==> flow/design.v <==
module key_update(
    output [79 : 0] data_o,      
    input [79 : 0] data_i,      
    input [4  : 0] round_counter
    );
wire [79:0] s1 = {data_i[18:0],data_i[79:19]};   
wire [79:0] s2;  
wire [79:0] s3 =  {s2[79:20],(s2[19:15])^(round_counter),s2[14:0]};  
sbox key_update_sbox(.data_o(s2[79:76]),.data_i(s1[79:76]));  
assign s2[75:0] = s1[75:0];  
assign data_o = s3;          
endmodule
module permutation(
    output [63:0] data_o,     
    input  [63:0] data_i     
    );
assign data_o[0 ] = data_i[0 ];
assign data_o[16] = data_i[1 ];
assign data_o[32] = data_i[2 ];
assign data_o[48] = data_i[3 ];
assign data_o[1 ] = data_i[4 ];
assign data_o[17] = data_i[5 ];
assign data_o[33] = data_i[6 ];
assign data_o[49] = data_i[7 ];
assign data_o[2 ] = data_i[8 ];
assign data_o[18] = data_i[9 ];
assign data_o[34] = data_i[10];
assign data_o[50] = data_i[11];
assign data_o[3 ] = data_i[12];
assign data_o[19] = data_i[13];
assign data_o[35] = data_i[14];
assign data_o[51] = data_i[15];
assign data_o[4 ] = data_i[16];
assign data_o[20] = data_i[17];
assign data_o[36] = data_i[18];
assign data_o[52] = data_i[19];
assign data_o[5 ] = data_i[20];
assign data_o[21] = data_i[21];
assign data_o[37] = data_i[22];
assign data_o[53] = data_i[23];
assign data_o[6 ] = data_i[24];
assign data_o[22] = data_i[25];
assign data_o[38] = data_i[26];
assign data_o[54] = data_i[27];
assign data_o[7 ] = data_i[28];
assign data_o[23] = data_i[29];
assign data_o[39] = data_i[30];
assign data_o[55] = data_i[31];
assign data_o[8 ] = data_i[32];
assign data_o[24] = data_i[33];
assign data_o[40] = data_i[34];
assign data_o[56] = data_i[35];
assign data_o[9 ] = data_i[36];
assign data_o[25] = data_i[37];
assign data_o[41] = data_i[38];
assign data_o[57] = data_i[39];
assign data_o[10] = data_i[40];
assign data_o[26] = data_i[41];
assign data_o[42] = data_i[42];
assign data_o[58] = data_i[43];
assign data_o[11] = data_i[44];
assign data_o[27] = data_i[45];
assign data_o[43] = data_i[46];
assign data_o[59] = data_i[47];
assign data_o[12] = data_i[48];
assign data_o[28] = data_i[49];
assign data_o[44] = data_i[50];
assign data_o[60] = data_i[51];
assign data_o[13] = data_i[52];
assign data_o[29] = data_i[53];
assign data_o[45] = data_i[54];
assign data_o[61] = data_i[55];
assign data_o[14] = data_i[56];
assign data_o[30] = data_i[57];
assign data_o[46] = data_i[58];
assign data_o[62] = data_i[59];
assign data_o[15] = data_i[60];
assign data_o[31] = data_i[61];
assign data_o[47] = data_i[62];
assign data_o[63] = data_i[63];
endmodule
module present_encryptor_top(
    output [63:0] data_o,     
    input [79:0] data_i,     
    input data_load,        
    input key_load,        
    input clk_i             
    );
logic [63 : 0] state;  
logic [63:0] state_next;  
logic [4  : 0] round_counter;  
logic [4  : 0] round_counter_next;  
logic [79 : 0] key;  
logic [79 : 0] key_next;  
wire [63 : 0] round_key = key[79:16];  
wire [63 : 0] sub_per_input = state^round_key;  
wire [63 : 0] sub_per_output;  
wire [79 : 0] key_update_output;  
sub_per present_cipher_sp(.data_o(sub_per_output),.data_i(sub_per_input)); 
key_update present_cipher_key_update(.data_o(key_update_output),.data_i(key),.*); 
assign data_o = sub_per_input;  
always_ff @(posedge clk_i)                
begin
    key <= key_next;                       
    state <= state_next;                   
    round_counter <= round_counter_next;   
end
always_comb                     
begin
    unique if(key_load)                
    begin                             
        key_next = data_i;
        state_next = state;
        round_counter_next = round_counter;
    end
    else if (data_load)         
    begin
        key_next = key;
        state_next = data_i[63:0];
        round_counter_next = 5'd1;
    end   
    else
    begin                               
        key_next = key_update_output;
        state_next = sub_per_output;
        round_counter_next = round_counter + 5'd1;
    end   
end
endmodule
module sbox (
    output logic [3:0] data_o,    
    input [3:0] data_i           
    );
always_comb                           
    unique case (data_i)              
        4'h0 : data_o = 4'hC;
        4'h1 : data_o = 4'h5;
        4'h2 : data_o = 4'h6;
        4'h3 : data_o = 4'hB;
        4'h4 : data_o = 4'h9;
        4'h5 : data_o = 4'h0;
        4'h6 : data_o = 4'hA;
        4'h7 : data_o = 4'hD;
        4'h8 : data_o = 4'h3;
        4'h9 : data_o = 4'hE;
        4'hA : data_o = 4'hF;
        4'hB : data_o = 4'h8;
        4'hC : data_o = 4'h4;
        4'hD : data_o = 4'h7;
        4'hE : data_o = 4'h1;
        4'hF : data_o = 4'h2;
    endcase 
endmodule
module sub_per(
    output [63:0] data_o,   
    input [63:0] data_i     
    );
wire [63:0] s;  
substitution sub_per_substitution(.data_o(s)   ,.*);  
permutation  sub_per_permutation (.*,.data_i(s));  
endmodule
module substitution(
    output [63:0] data_o,   
    input [63:0] data_i    
    ); 
genvar j;
generate
    for (j = 0; j < 16; j++)
    begin : boxes
        sbox substitution_sbox (.data_o(data_o[j*4+3 : j*4]),.data_i(data_i[j*4+3 : j*4]));    
    end
endgenerate
endmodule
* Reports on present_encryptor_top *
Tool output for the design above, in the order of the flow.
Line numbers count from 1 in the design file above.
Operators carry their Yosys type and port widths (W data, S select, Z words).
Cell names lack the library's common part.
Not given: n/a

inputs
  design top = present_encryptor_top
  clock input = clk_i
  standard-cell library = sky130hd
  timing corner = tt_025C_1v80

* Elaborated design *
Yosys after proc, flatten, opt, wreduce and memory -nomap, before mapping. Print and check cells are not counted. Equal cells are merged and count once.
Memory sizes are those after Yosys's memory passes, which may raise the word count (mostly to a power of two), join words into wider ones and drop unused or constant bits.

bit counts
  memories = 17
  clocked read ports x word width = 4
  memory bits (read-only) = 1,088
  output and inout port bits = 64
  bits in registers = 149

operators by class
  add/sub/neg operators = 1
  muxes and demuxes = 4
  bitwise operators = 2

memory list
  memory           depth  width  read ports  write ports  RTL line  RTL
  (no name shown)  16     4      1           0            135       unique case (data_i)
  (no name shown)  16     4      1           0            135
  (no name shown)  16     4      1           0            135
  (no name shown)  16     4      1           0            135
  (no name shown)  16     4      1           0            135
  (no name shown)  16     4      1           0            135

Further memories, not shown: 11.

operator list
  kind                   number
  $pmux W80 S2           1
  $pmux W64 S2           1
  $xor A64 B64 Y64       1
  $pmux W5 S2            1
  $add A5 B1 Y5 const B  1
  $xor A5 B5 Y5          1
  $mux W4                1

* Longest topological paths *
Depth = most cells in a row (Yosys ltp): at word level without a register or memory, in the mapped netlist without a sequential cell, where the memories' decode and read muxes count.

depth
  depth in word-level cells = 3
  ABC_AREA = 0
  gate-level depth with buffers = 8
  gate-level depth less buffers = 7

* Netlist *
The flow's flattened synthesis, as Yosys stat reports it; memories are mapped. The netlist is that of the ABC_AREA named above (0 if unset); the other value can give another one.

cell types
  cell      number
  edfxtp_1  149
  ha_1      86
  mux2_2    94
  mux4_2    32
  mux2i_1   40
  xor2_1    45
  nand2_1   78
  xnor2_1   33
  inv_1     73
  o21ai_0   28
  xor2_2    8
  a21oi_1   18
  dfxtp_1   4
  nor3_1    16
  xnor2_2   3
  buf_2     8
  clkbuf_1  9
  a211oi_1  4

Not listed: further types 17, cells in them 32.

synthesis totals
  cell count = 760
  area of sequential cells = 0.0045544 mm2
  chip area (Yosys) = 0.009862 mm2
  mapped flip-flops = 153

By module: a second synthesis without flattening, with its own total; a netlist apart from the flattened one above.

second synthesis, totals
  cells (unflattened synthesis) = 835
  area total of the unflattened synthesis = 0.0111482 mm2

Each row is one instance without its submodules.

by module
  module                 times used  seq. area (mm2)  area (mm2)  cells
  present_encryptor_top  1           0.0044743        0.0069429   389
  sbox                   17          0                0.0001852   18
  key_update             1           0                0.0005768   76
  permutation            1           0                0.0004805   64
  sub_per                1           0                0           0
  substitution           1           0                0           0

* Timing after synthesis *
Source: OpenSTA report_checks on the synthesized netlist (no wires, ideal clock, input and output delay 20% of the period each), path of least setup slack; recovery checks are left aside. Register names are those of the netlist, which keeps one name where synthesis merged equal registers.

timing after synthesis
  kind = input port to flip-flop
  start = input port data_load
  end = register key[0]
  required time = 3,715 ps
  buffers on the path = 3
  external input delay = 838 ps
  path delay = 3,313 ps
  setup slack = 39 ps
  data arrival time = 3,676 ps
  launch time at the first pin = 838 ps
  stages = 4
  period = 4,190 ps
  period reached after synthesis = 4,151 ps

"path delay" = arrival - input delay + setup time.
"stages" counts driving pins, that of a launching flip-flop among them; a cell with two outputs on the path counts twice.
"period reached after synthesis" = period - worst setup slack (recovery checks aside). The figure is calculated, with input and output delays left at 20% of the set period.
The path ends at the enable pin of a flip-flop; only ways to that pin are counted.

on the way, after synthesis
  cells stage by stage = buf_2 clkinv_1 buf_2 buf_1
  length of the longest elaborated chain = 0
  elaborated cells between the ends (all ways) = 0

RTL lines, path after synthesis
  element      RTL line  RTL
  from (decl)  85        input data_load,
  to (assign)  104       key <= key_next;
  to (decl)    93        logic [79 : 0] key;

* Timing after layout *
From the final timing report of run 1: the path of least setup slack in the routed layout; clock arrival at registers is part of the times.
The path's times are printed in steps of 10 ps; the period is the one set.

timing after layout
  kind = flip-flop to output port
  start = register key[48]
  end = output port data_o[32]
  output delay = 930 ps
  data arrival time = 2,250 ps
  required time = 3,710 ps
  launch time at the first pin = 430 ps
  period = 4,640 ps
  setup slack = 1,460 ps
  stages = 3
  buffers on the path = 1

Between the ends stands the longest chain of elaborated cells between them, by number of cells; it is not shown to be the way that was timed. Of several equally long chains one is given.
A line is the first line of the expression or statement that the cell stems from. Yosys adds cells for indexed reads and writes and turns some case tables into memories.

on the way, after layout
  cells stage by stage = edfxtp_1 xor2_1 clkdlybuf4s50_1
  length of the longest elaborated chain = 1
  elaborated cells between the ends (all ways) = 1
  those cells by class = logic: 1

RTL lines, path after layout
  element           RTL line  RTL
  from (decl)       93        logic [79 : 0] key;
  from (assign)     104       key <= key_next;
  $xor A64 B64 Y64  96        wire [63 : 0] sub_per_input = state^round_key;
  to (decl)         83        output [63:0] data_o,

Data sheet: physical implementation of present_encryptor_top

Design present_encryptor_top on sky130hd. What follows are 2 stored runs of the flow, each under its own settings; their order means nothing. The constraints put input and output delay at 20% of the set period each and load the outputs with 0.01 pF.
"reached clock period" is the run's clock period less its worst setup slack. It is reckoned from that one timing run; input and output delays stay at 20% of the period that was set.
"time of the worst setup path" is the time allowed to the run's worst setup path (the clock period less input and output delay, where it has them) less its slack. Clock arrival times count: a late capture clock shortens it, a late launch clock lengthens it.
"power consumption" rests on the timing tool's default activity at the inputs, not on a simulated workload.
"time of the worst setup path" is given in steps of 10 ps.
Among the settings, . means not set for that run.

item                                    run 1                     run 2
period_ns                               4.64                      4.58
CORE_UTILIZATION                        27                        40
PLACE_DENSITY_LB_ADDON                  0.11                      .
CORE_ASPECT_RATIO                       1.43                      .
CORE_MARGIN                             8                         2
CELL_PAD_IN_SITES_GLOBAL_PLACEMENT      3                         .
TNS_END_PERCENT                         5                         .
CTS_CLUSTER_SIZE                        47                        .
SLEW_MARGIN                             35                        20
MIN_ROUTING_LAYER                       met2                      .
CAP_MARGIN                              20                        20
SETUP_SLACK_MARGIN                      .                         0.63
reached clock period (ps)               3,177                     3,114
setup slack of the worst path (ps)      1,463                     1,466
standard-cell area after routing (mm2)  0.0124882                 0.0123156
summed negative setup slack (ps)        0                         0
total die area (mm2)                    0.0429959                 0.0259274
synthesized cell area (mm2)             0.009862                  0.009862
power consumption (mW)                  5.449                     5.430
post-layout utilization (%)             34.8                      50.8
post-route worst hold slack (ps)        549                       537
time of the worst setup path (ps)       2,250                     2,200
class of the worst setup path           flip-flop to output port  flip-flop to output port
